==> flow/design.v <==
`timescale 1ns/1ps
module color (
  input  [7:0] light_intensity,
  output [7:0] red_pwm,
  output [7:0] green_pwm,
  output [7:0] blue_pwm
);
assign red_pwm = 8'h80 - light_intensity >> 2;
assign green_pwm = light_intensity;
assign blue_pwm = light_intensity >> 1;
endmodule
`timescale 1ns/1ps
module filter (
  input        clk,
  input  [7:0] sensor_data,
  output [7:0] mean_data
);
reg [15:0] filter;
assign mean_data = filter[15:9];
always @(posedge clk) begin
  if      (sensor_data > mean_data) filter <= filter + 1'b1;
  else if (sensor_data < mean_data) filter <= filter - 1'b1;
end
endmodule
`timescale 1ns/1ps
module lightpwm(
  input clk,
  output ncs,
  output sck,
  input  sdo,
  output led_r,
  output led_g,
  output led_b
);
wire [7:0] sensor_data;
sensor my_sensor (
  .clk(clk),
  .ncs(ncs),
  .sck(sck),
  .sdo(sdo),
  .data(sensor_data)
);
wire [7:0] light_intensity;
filter my_filter(
.clk         (clk),
.sensor_data (sensor_data),
.mean_data   (light_intensity)
);
wire [7:0] red_intensity;
wire [7:0] green_intensity;
wire [7:0] blue_intensity;
color my_color(
  .light_intensity (light_intensity),
  .red_pwm         (red_intensity),
  .green_pwm       (green_intensity),
  .blue_pwm        (blue_intensity)
);
pwm red_pwm(
  .clk(clk),
  .pulse_width(red_intensity),
  .pulse(led_r)
);
pwm green_pwm(
  .clk(clk),
  .pulse_width(green_intensity),
  .pulse(led_g)
);
pwm blue_pwm(
  .clk(clk),
  .pulse_width(blue_intensity),
  .pulse(led_b)
);
endmodule
`timescale 1ns/1ps
module pwm (
  input       clk,
  input [7:0] pulse_width,
  output      pulse);
reg [7:0] main_count;
wire pulse_max = (pulse_width == 8'hFF);
wire pulse_min = (pulse_width == 8'h00);
wire period_ok = !(pulse_max || pulse_min);
reg  pulse_reg;
always @(posedge clk) begin
  if (period_ok) main_count <= main_count + 1'b1;
  if      (main_count == pulse_width) pulse_reg <= 1'b0;
  else if (main_count == 8'hFF)       pulse_reg <= 1'b1;
end
assign pulse = period_ok? pulse_reg :
               pulse_max? 1'b1 : 1'b0;  
endmodule
`timescale 1ns/1ps
module sensor #(
  parameter MAX_SCL=24
) (
  input            clk,
  output           ncs,
  output           sck,
  input            sdo,
  output reg [7:0] data
);
reg [4:0] bods;
reg [1:0] state;
reg sck_source;
localparam start = 2'b01;
localparam main  = 2'b10;
localparam quiet = 2'b11;
initial state = quiet;
always @(posedge clk) begin
  case(state)
    start: state <= main;
    main: begin
      if (bods == 5'd16) state <= quiet;
      else               state <= main;
    end
    quiet: begin
      if (bods == 5'd3) state <= start;
      else              state <= quiet;
    end
    default: state <= start;
  endcase
end
reg [7:0] sck_div = 8'h00;
always @(posedge clk) begin
  if (sck_div == MAX_SCL) sck_div <= 8'h00;
  else                    sck_div <= sck_div + 1'b1;
end
initial sck_source = 1'b0;
always @(posedge clk) begin
  if (sck_div == MAX_SCL)
    sck_source <= ~sck_source;
end
assign sck = (state == quiet)? 1'b1 : sck_source;
initial bods = 5'd0;
always @(posedge clk) begin
  if ((bods == 5'd16) | (state == start))
    bods <= 5'd0;
  else if (~sck_source && (sck_div == MAX_SCL))
    bods <= bods + 1'b1;
end
reg [15:0] receive;
always @(posedge clk) begin
  if ((state == main) && (sck_div == MAX_SCL) && (~sck))
    receive <= {receive[14:0],sdo}; 
end
always @(posedge clk) begin
  if(state==start) data <= receive[12:5];
end
assign ncs = (state == quiet);
endmodule
**From RTL to reports: lightpwm**

What the tools print for lightpwm, step after step.
Lines are those of the file above, counted from 1.
Library cell names are shortened.
Not given: -

- Top module: lightpwm
- Clock input: clk
- Cell library: sky130hd
- Timing corner: tt_025C_1v80

**Word-level counts**

Source: Yosys, flattened and elaborated, memories not mapped. Widths are those after wreduce. Registers that Yosys merges into a memory's read port (data or address) are not register bits. Print and check cells do not count. Equal cells are merged and count once.

- Flip-flop bits (word level): 80
- Output and inout bits: 5

- Add/sub/neg operators: 8
- $lt $le $gt $ge: 2
- Equality and inequality tests: 12
- Multiplexer cells: 9
- Bitwise operators: 3
- Reduce/logical cells: 7

Operators with widths:

| operator | number |
|---|---|
| 8-bit by 1-bit adder with 8-bit output (second input constant) | 4 |
| 16-bit 2-to-1 mux | 2 |
| 8-bit == test (second input constant) | 3 |
| 8-bit logical NOT | 3 |
| 16-bit by 1-bit adder with 16-bit output (second input constant) | 1 |
| 16-bit by 1-bit subtractor with 16-bit output (second input constant) | 1 |
| 8-bit by 6-bit == test with 1-bit output | 2 |
| 8-bit by 5-bit == test with 1-bit output (second input constant) | 1 |
| 8-bit by 7-bit subtractor with 8-bit output (first input constant) | 1 |
| 8-bit by 7-bit > comparator with 1-bit output | 1 |
| 8-bit by 7-bit less-than comparator with 1-bit output | 1 |
| 8-bit by 7-bit == test with 1-bit output | 1 |
| 2-bit parallel mux with 3-bit select | 1 |
| 5-bit by 1-bit adder with 5-bit output (second input constant) | 1 |
| 5-bit by 2-bit == test with 1-bit output (second input constant) | 1 |
| 5-bit == test (second input constant) | 1 |
| 1-bit 2-to-1 mux | 5 |
| 2-bit == test (second input constant) | 2 |
| 1-bit logical AND | 3 |
| 1-bit NOT | 2 |
| 2-bit by 1-bit == test with 1-bit output (second input constant) | 1 |
| 2-bit nonzero test | 1 |
| 2-bit 2-to-1 mux | 1 |
| 1-bit OR | 1 |

**Depth**

Yosys ltp: most cells in a row. Word level: on the elaborated netlist, between registers, memories and ports. Mapped: between sequential cells and ports; inverters and the memories' decode and read muxes count.

- Word-level depth: 4
- ABC_AREA: 0
- Depth in mapped cells: 14
- Mapped depth without buffers: 13

**Synthesis result**

Yosys stat after the flow's synthesis: flattened, memories mapped to cells. It holds for the ABC_AREA given above (unset counts as 0); a run with the other value may have another netlist.
The area totals of this step are shown rounded.

- Standard cells after synthesis: 352
- Cell area after synthesis: 4130 sq um
- Flip-flop cells: 80
- Buffers: 8

Cells by type:

| cell | number | area in all (sq um) |
|---|---|---|
| edfxtp_1 | 62 | 1.86E+03 |
| dfxtp_1 | 18 | 360.346 |
| ha_1 | 28 | 350.336 |
| xnor2_1 | 32 | 280.269 |
| xor2_1 | 29 | 253.994 |
| nand3_1 | 23 | 115.11 |
| a21oi_1 | 20 | 100.096 |
| inv_1 | 18 | 67.565 |
| nor2_1 | 17 | 63.811 |
| nand2_1 | 15 | 56.304 |
| and3_1 | 8 | 50.048 |
| a31oi_1 | 7 | 43.792 |
| nand4_1 | 6 | 37.536 |
| a21o_1 | 4 | 30.029 |
| o211ai_1 | 4 | 30.029 |
| o21a_1 | 4 | 30.029 |
| o21ai_0 | 6 | 30.029 |
| and2_1 | 4 | 25.024 |

Not listed: further types 27, cells in them 47.
The figures by module come from a second, unflattened synthesis with its own total; it is not the netlist above.

- Cells (unflattened synthesis): 430
- Area total of the unflattened synthesis: 4700 sq um

Rows give one instance, submodules left out.

By module:

| module | times used | cells | area (sq um) | seq. area (sq um) |
|---|---|---|---|---|
| pwm | 3 | 47 | 518 | 260 |
| filter | 1 | 158 | 1530 | 480 |
| sensor | 1 | 100 | 1370 | 961 |
| color | 1 | 31 | 250 | 0.0 |
| lightpwm | 1 | 0 | 0.0 | 0.0 |

**Worst setup path after synthesis**

Source: OpenSTA report_checks on the synthesized netlist (no wires, ideal clock, input and output delay 20% of the period each), path of least setup slack; recovery checks are left aside. Register names are those of the netlist, which keeps one name where synthesis merged equal registers.

- Path type: register to register
- Start point: reg my_filter.filter[15]
- End point: reg my_filter.filter[14]
- Clock period: 4400 ps
- Data arrival time: 3420 ps
- Setup slack: 722 ps
- Path delay: 3678 ps
- Stages: 15
- Buffers on the path: 2
- Period reached after synthesis: 3678 ps

"path delay" is the arrival time less input delay plus setup time.
"stages" counts driving pins, that of a launching flip-flop among them; a cell with two outputs on the path counts twice.
"period reached after synthesis" is the clock period less the worst setup slack; recovery checks do not enter. This is arithmetic on one report: input and output delays are still those of the set period (20% each).
The rows between start and end are the longest chain of elaborated cells between them; the timing report does not say that the signal goes this way. Where chains are equally long, one stands for them.
Each line given opens the expression or statement behind the cell; cells for indexed reads and writes are added by Yosys, which also makes memories of some case tables.
Ways into the end's enable are left out, as the timed path ends at the data pin.

- Path through: edfxtp_1 -> buf_2 -> inv_1 -> ha_1 -> a211oi_1 -> nand2_1 -> o22ai_1 -> ha_1 -> buf_2 -> a21o_1 -> a311oi_1 -> o21a_1 -> a21oi_1 -> a31oi_1 -> xnor2_1
- Length of the longest elaborated chain: 3
- Elaborated cells between the ends (all ways): 4
- RTL lines with such cells: 2
- Those cells by class: 2 x compare; 2 x mux

RTL lines, path after synthesis:

| what | line | RTL |
|---|---|---|
| start, declared | 18 | `reg [15:0] filter;` |
| start, assigned | 21 | `if      (sensor_data > mean_data) filter <= filter + 1'b1;` |
| start, assigned | 22 | `else if (sensor_data < mean_data) filter <= filter - 1'b1;` |
| 8-bit by 7-bit less-than comparator with 1-bit output | 22 |  |
| 16-bit 2-to-1 mux | 22 |  |
| 16-bit 2-to-1 mux | 21 |  |
| end, assigned | 21 |  |
| end, assigned | 22 |  |
| end, declared | 18 |  |

**Path in the finished layout**

Path of least setup slack in the final report of job 1 (OpenROAD, finished layout, wires in). Where an end is a register, its clock arrival counts in the times.
The path's times are printed in steps of 10 ps; the period is the one set.

- Path type: register to output
- Start point: reg my_filter.filter[9]
- End point: out led_r
- Clock period: 3580 ps
- Data arrival time: 2750 ps
- Setup slack: 110 ps
- Stages: 7
- Buffers on the path: 2

The rows between start and end are the longest chain of elaborated cells between them; the timing report does not say that the signal goes this way. Where chains are equally long, one stands for them.

- Path through: edfxtp_1 -> buf_4 -> or2_2 -> nand2_1 -> or4_1 -> and2_1 -> clkdlybuf4s50_1
- Length of the longest elaborated chain: 3
- Elaborated cells between the ends (all ways): 3
- RTL lines with such cells: 3
- Those cells by class: 1 x add/sub; 1 x mux; 1 x reduce/logical

RTL lines, path post-layout:

| what | line | RTL |
|---|---|---|
| start, declared | 18 | `reg [15:0] filter;` |
| start, assigned | 21 | `if      (sensor_data > mean_data) filter <= filter + 1'b1;` |
| start, assigned | 22 | `else if (sensor_data < mean_data) filter <= filter - 1'b1;` |
| 8-bit by 7-bit subtractor with 8-bit output | 8 | `assign red_pwm = 8'h80 - light_intensity >> 2;` |
| 8-bit logical NOT | 81 | `wire pulse_min = (pulse_width == 8'h00);` |
| 1-bit 2-to-1 mux | 89 | `assign pulse = period_ok? pulse_reg :` |
| end, declared | 31 | `output led_r,` |

Hand-over note for lightpwm

Measured results for lightpwm: 2 stored runs of the Yosys and OpenROAD flow on sky130hd. The settings differ; the order carries no meaning. The constraints put input and output delay at 20% of the set period each and load the outputs with 0.01 pF.
"reached clock period": clock period set for the run, less the worst setup slack. It is reckoned from that one timing run; input and output delays stay at 20% of the period that was set.
"worst path time" means the part of the period allowed to the worst setup path (the constraints hold back 20% at inputs and 20% at outputs) less its slack; where the path has registers, the arrival times of their clocks count too.
"total design power" is the tool's figure for a default switching activity; nothing was simulated.
"worst path time" is known to 10 ps.
The measured numbers are rounded.

### Job 1

Settings: `period_ns=3.58`, `CORE_UTILIZATION=21`, `SETUP_SLACK_MARGIN=-0.33`, `PLACE_DENSITY_LB_ADDON=0.23`, `CORE_ASPECT_RATIO=0.62`, `TNS_END_PERCENT=45`, `GPL_TIMING_DRIVEN=1`, `CTS_CLUSTER_DIAMETER=312`, `CAP_MARGIN=15`, `MIN_ROUTING_LAYER=met2`, `MAX_ROUTING_LAYER=met5`, `CORE_MARGIN=2`, `SLEW_MARGIN=20`

- Synthesized cell area: 4130 sq um
- Utilization in the final report: 25.3%
- Std-cell area (final layout): 4880 sq um
- Setup slack of the worst path: 114 ps
- Reached clock period: 3466 ps
- Worst path time: 2750 ps
- Worst setup path kind: register to output
- Die footprint: 20800 sq um
- Worst hold slack in the final report: 419 ps
- Total design power: 1.96 mW

### Job 2

Settings: `period_ns=2.39`, `CORE_UTILIZATION=46`, `SETUP_SLACK_MARGIN=-0.13`, `PLACE_DENSITY_LB_ADDON=0.22`, `CELL_PAD_IN_SITES_DETAIL_PLACEMENT=1`, `TNS_END_PERCENT=100`, `GPL_TIMING_DRIVEN=0`, `CTS_CLUSTER_DIAMETER=297`, `CAP_MARGIN=15`, `SLEW_MARGIN=35`, `MAX_ROUTING_LAYER=met5`, `CORE_MARGIN=2`

- Synthesized cell area: 4130 sq um
- Utilization in the final report: 63.1%
- Std-cell area (final layout): 5500 sq um
- Setup slack of the worst path: -997 ps
- Reached clock period: 3387 ps
- Worst path time: 3390 ps
- Worst setup path kind: register to register
- Die footprint: 9760 sq um
- Worst hold slack in the final report: 435 ps
- Total design power: 2.48 mW

End of note.
